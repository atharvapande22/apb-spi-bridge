==> flow/design.v <==
`timescale 1ns / 1ps
module SPI(MOSI,CLK, MISO,w_valid, SCLK, resetn,CS_n, w_empty, w_dout, r_din, r_wr_en, w_rd_en);
parameter COUNT_WIDTH = 3;
parameter DATA_WIDTH = 8;
parameter ADDR_WIDTH = 8;
    input wire CLK;
    input wire resetn;  
    input wire MISO;
    output logic CS_n;
    output logic MOSI;
    output logic SCLK;
    input wire [ADDR_WIDTH+DATA_WIDTH:0] w_dout;
    input wire   w_empty;
    input        w_valid;
    output logic w_rd_en;
    output logic [DATA_WIDTH-1:0] r_din;
    output logic r_wr_en;
    logic Wr,R_wr_en;  
logic [DATA_WIDTH-1:0] R_SIPO;
parameter IDLE = 3'b000;
parameter READ_FIFO_0 = 3'b001;
parameter READ_ADDR = 3'b010;
parameter READ_WR_DATA = 3'b011;
parameter SHIFT_ZERO = 3'b100;
    logic [2:0] ps, ns;  
  logic [COUNT_WIDTH-1:0] count;
  logic count_start;
always_ff @ (posedge CLK, negedge resetn)
begin
    if(resetn == 1'b0)
    begin
        count <= 'b0;
    end
    else
    begin
        if(count_start == 1'b1)
        begin
            count <= count + 1;
        end
        else
        begin
            count <= 'b0;
        end
    end
end
    logic [(DATA_WIDTH + ADDR_WIDTH):0] In_PISO;
    logic load_en;
    logic shift;
    logic serial_out;
    logic PISO_data_valid;  
always_ff@(posedge CLK) begin
    if(!resetn) begin
        load_en = 1'b0;
    end else if(~w_empty)begin
        load_en = 1'b1;
    end
end  
assign MOSI = serial_out;
always_ff@(posedge CLK, negedge resetn)
begin
    if(resetn == 1'b0)
    begin
        w_rd_en <= 1'b0;
        In_PISO <= 'b0;
        PISO_data_valid <= 1'b0;
        serial_out <= 1'bz;
    end
    else if(load_en == 1'b1 && ps == IDLE)
    begin
        w_rd_en <= 1'b1;
        In_PISO <= w_dout;
        PISO_data_valid <= w_valid;
        serial_out <= 1'bz;
    end
    else if (shift == 1'b1)
    begin
        w_rd_en <= 1'b0;
        PISO_data_valid <= 1'b1;
        serial_out <= In_PISO[16];
        In_PISO <= In_PISO << 1;   
    end
    else
    begin
        w_rd_en <= 1'b0;
        PISO_data_valid <= 1'b0;
        serial_out <= 1'bz;
        In_PISO <= In_PISO;
    end
end
always_ff @ (posedge CLK, negedge resetn)
begin
    if(resetn == 1'b0)
    begin
        Wr <= 1'b0;
    end
    else if(ps == READ_FIFO_0)
    begin
        Wr <= In_PISO[16];
    end
    else
    begin
        Wr <= Wr;
    end
end 
always_ff @ (posedge CLK, negedge resetn)
begin
    if(resetn == 1'b0)
    begin
        ps <= IDLE;
    end
    else
    begin
        ps <= ns;
    end
end
always_comb
begin
    case(ps)
        IDLE:begin
                      count_start <= 1'b0;
                      shift <= 1'b0;
                      if(PISO_data_valid == 1'b0)
                      begin
                          SCLK <= 1'b0;
                          CS_n <= 1'b1;
                          ns <= IDLE;
                          R_wr_en <= 1'b0;  
                      end
                      else
                      begin
                          SCLK <= CLK;
                          CS_n <= 1'b0;
                          ns <= READ_FIFO_0;
                          R_wr_en <= 1'b0;  
                      end
        end
        READ_FIFO_0:begin
                       SCLK <= CLK;
                       CS_n <= 1'b0;
                       count_start <= 1'b0;
                       ns <= READ_ADDR;
                       R_wr_en <= 1'b0;
                       shift <= 1'b1;    
        end
        READ_ADDR:begin
                        SCLK <= CLK;
                        CS_n <= 1'b0;
                        count_start <= 1'b1;
                        shift <= 1'b1;
                        if(count < 3'b111)
                        begin
                            ns <= READ_ADDR;
                            R_wr_en <= 1'b0;
                        end
                        else
                        begin
                            count_start <= 1'b0;
                            ns <= READ_WR_DATA;
                            R_wr_en <= 1'b0;
                        end
        end
       READ_WR_DATA:begin
                        SCLK <= CLK;
                        CS_n <= 1'b0;
                        count_start <= 1'b1;
                        if(Wr == 1'b0)
                                shift <= 1'b0;
                            else
                                shift <= 1'b1;
                        if(count < 3'b111)
                        begin
                            ns <= READ_WR_DATA;
                            R_wr_en <= 1'b0;
                        end
                        else
                        begin
                            if(Wr == 1'b0) begin
                                R_wr_en <= 1'b1;  
                                ns <= IDLE;
                            end else begin
                                R_wr_en <= 1'b0;
                                ns <= SHIFT_ZERO;
                            end
                        end
       end 
       SHIFT_ZERO : begin
                        SCLK <= CLK;
                        CS_n <= 1'b0;
                        count_start <= 1'b1;
                        R_wr_en <= 1'b0;
                        shift <= 1'b0;
                        ns <= IDLE;    
       end
       default : begin
                    SCLK <= 1'b0;
                    CS_n <= 1'b1;
                    count_start <= 1'b1;
                        R_wr_en <= 1'b0;
                        shift <= 1'b0;
                        ns <= IDLE;
       end
    endcase 
end
assign r_din = R_SIPO;
always_ff @(posedge CLK, negedge resetn)
begin
    if(resetn == 1'b0)
    begin
        R_SIPO <= 'b0;    
    end
    else if(ps == READ_WR_DATA && Wr == 0)
    begin
        R_SIPO <= {MISO, R_SIPO[DATA_WIDTH-1:1]};
    end
    else
    begin
        R_SIPO <= R_SIPO;
    end
end
always_ff @(posedge CLK, negedge resetn)
begin
    if(resetn == 1'b0)
    begin
        r_wr_en <= 'b0;    
    end
    else
    begin
        r_wr_en <= R_wr_en;
    end
end
endmodule
[Reports on SPI]
Tool output for the design above, in the order of the flow.
Line numbers count from 1 in the design file above.
Cell names lack the library's common part.
A cell with -- has no value.
Inputs
  top module: SPI
  clock input: CLK
  cell library: sky130hd
  library corner: tt_025C_1v80

[After elaboration]
Yosys after proc, flatten, opt, wreduce and memory -nomap, before mapping. Memory bits, and registers merged into a memory's read port (data or address), are not among the register bits. Print and check cells are not counted. Equal cells are merged and count once.
Bit counts
  register bits after elaboration: 37
  output and inout port bits: 13
Cells by class
  order comparisons: 1
  reduce/logical cells: 7
  bitwise logic cells: 1
  add/sub/neg operators: 1
  mux-type cells: 24
  equality and inequality tests: 4
Operator list (count)
  two-way mux 17 bit: 2
  two-way mux 1 bit: 14
  parallel mux 3 bit (select 4 bit): 1
  two-way mux 3 bit: 3
  parallel mux 1 bit (select 2 bit): 4
  == test 3 x 2 -> 1 bit (second input constant): 2
  OR reduction 2 bit: 2
  OR reduction 4 bit: 1
  adder 3 x 1 -> 3 bit (second input constant): 1
  == test 3 x 1 -> 1 bit (second input constant): 1
  < comparator 3 bit (second input constant): 1
  == test 3 bit (second input constant): 1
  zero test 3 bit: 1
  logical AND 1 bit: 2
  nonzero test 2 bit: 1
  NOT 1 bit: 1

[Logic depth]
Depth = most cells in a row (Yosys ltp): at word level without a register or memory, in the mapped netlist without a sequential cell, where the memories' decode and read muxes count.
Logic depth
  word-level depth: 5
  ABC_AREA: 0
  mapped depth: 4

[Synthesis result]
The flow's flattened synthesis, as Yosys stat reports it; memories are mapped. The netlist is that of the ABC_AREA named above (0 if unset); the other value can give another one.
Synthesis totals
  buffer cells: 3
  flip-flop cells: 39
  cell count: 113
  synthesis area: 1710.4 sq um
Cell types (count)
  dfrtp_1: 37
  mux2_2: 27
  mux2_4: 16
  dfstp_2: 1
  dfxtp_1: 1
  inv_1: 5
  nor2_1: 5
  a21boi_0: 2
  ha_1: 1
  buf_6: 1
  nand2_4: 1
  a211o_2: 1
  nand3_2: 1
  o2bb2ai_1: 1
  xnor2_1: 1
  a21o_1: 1
  buf_4: 1
  nand2_1: 2
Other cell types: 8; their cells: 8.

Subject: flow runs of SPI

Hi,

Module SPI, platform sky130hd: 2 stored runs of the flow (Yosys, OpenROAD) with differing settings, in no particular order. Input and output delays are each 20% of the period that was set; the output load is 0.01 pF.
By "worst setup path time (ns)" is meant the share of the clock period that the worst setup path is allowed (20% is reserved at inputs, 20% at outputs), minus its slack. Clock arrival times at its registers enter into it.
By "finish__power__total" is meant OpenSTA's value without simulated activity: inputs other than the clock are taken to toggle once in ten clock periods, and the tool carries that through the logic.

settings of entry A
{
  "period_ns": 1.26,
  "CORE_UTILIZATION": 24,
  "SETUP_SLACK_MARGIN": 0.06,
  "PLACE_DENSITY_LB_ADDON": 0.16,
  "CORE_ASPECT_RATIO": 0.93,
  "CORE_MARGIN": 3,
  "SLEW_MARGIN": 5,
  "CAP_MARGIN": 20
}
report of entry A
yosys chip area after synthesis (um^2): 1710.4
finish__design__die__area: 8176.3
finish__design__instance__area__stdcell: 2655.1
finish__design__instance__utilization: 0.3872
finish__timing__setup__ws: -0.376
finish__timing__setup__tns: -5.387
finish__timing__hold__ws: 0.394
finish__power__total: 2.630e-03
worst setup path time (ns): 1.38
worst setup path kind: register to output

settings of entry B
{
  "period_ns": 2.22,
  "CORE_UTILIZATION": 40,
  "SETUP_SLACK_MARGIN": 0.61,
  "PLACE_DENSITY_LB_ADDON": 0.16,
  "HOLD_SLACK_MARGIN": 0.3,
  "CORE_ASPECT_RATIO": 0.83,
  "CORE_MARGIN": 5,
  "CTS_CLUSTER_SIZE": 61,
  "CAP_MARGIN": 30,
  "SLEW_MARGIN": 30,
  "MAX_ROUTING_LAYER": "met5"
}
report of entry B
yosys chip area after synthesis (um^2): 1710.4
finish__design__die__area: 5689.5
finish__design__instance__area__stdcell: 2359.8
finish__design__instance__utilization: 0.5794
finish__timing__setup__ws: 0.223
finish__timing__setup__tns: 0.000
finish__timing__hold__ws: 0.443
finish__power__total: 1.473e-03

Regards
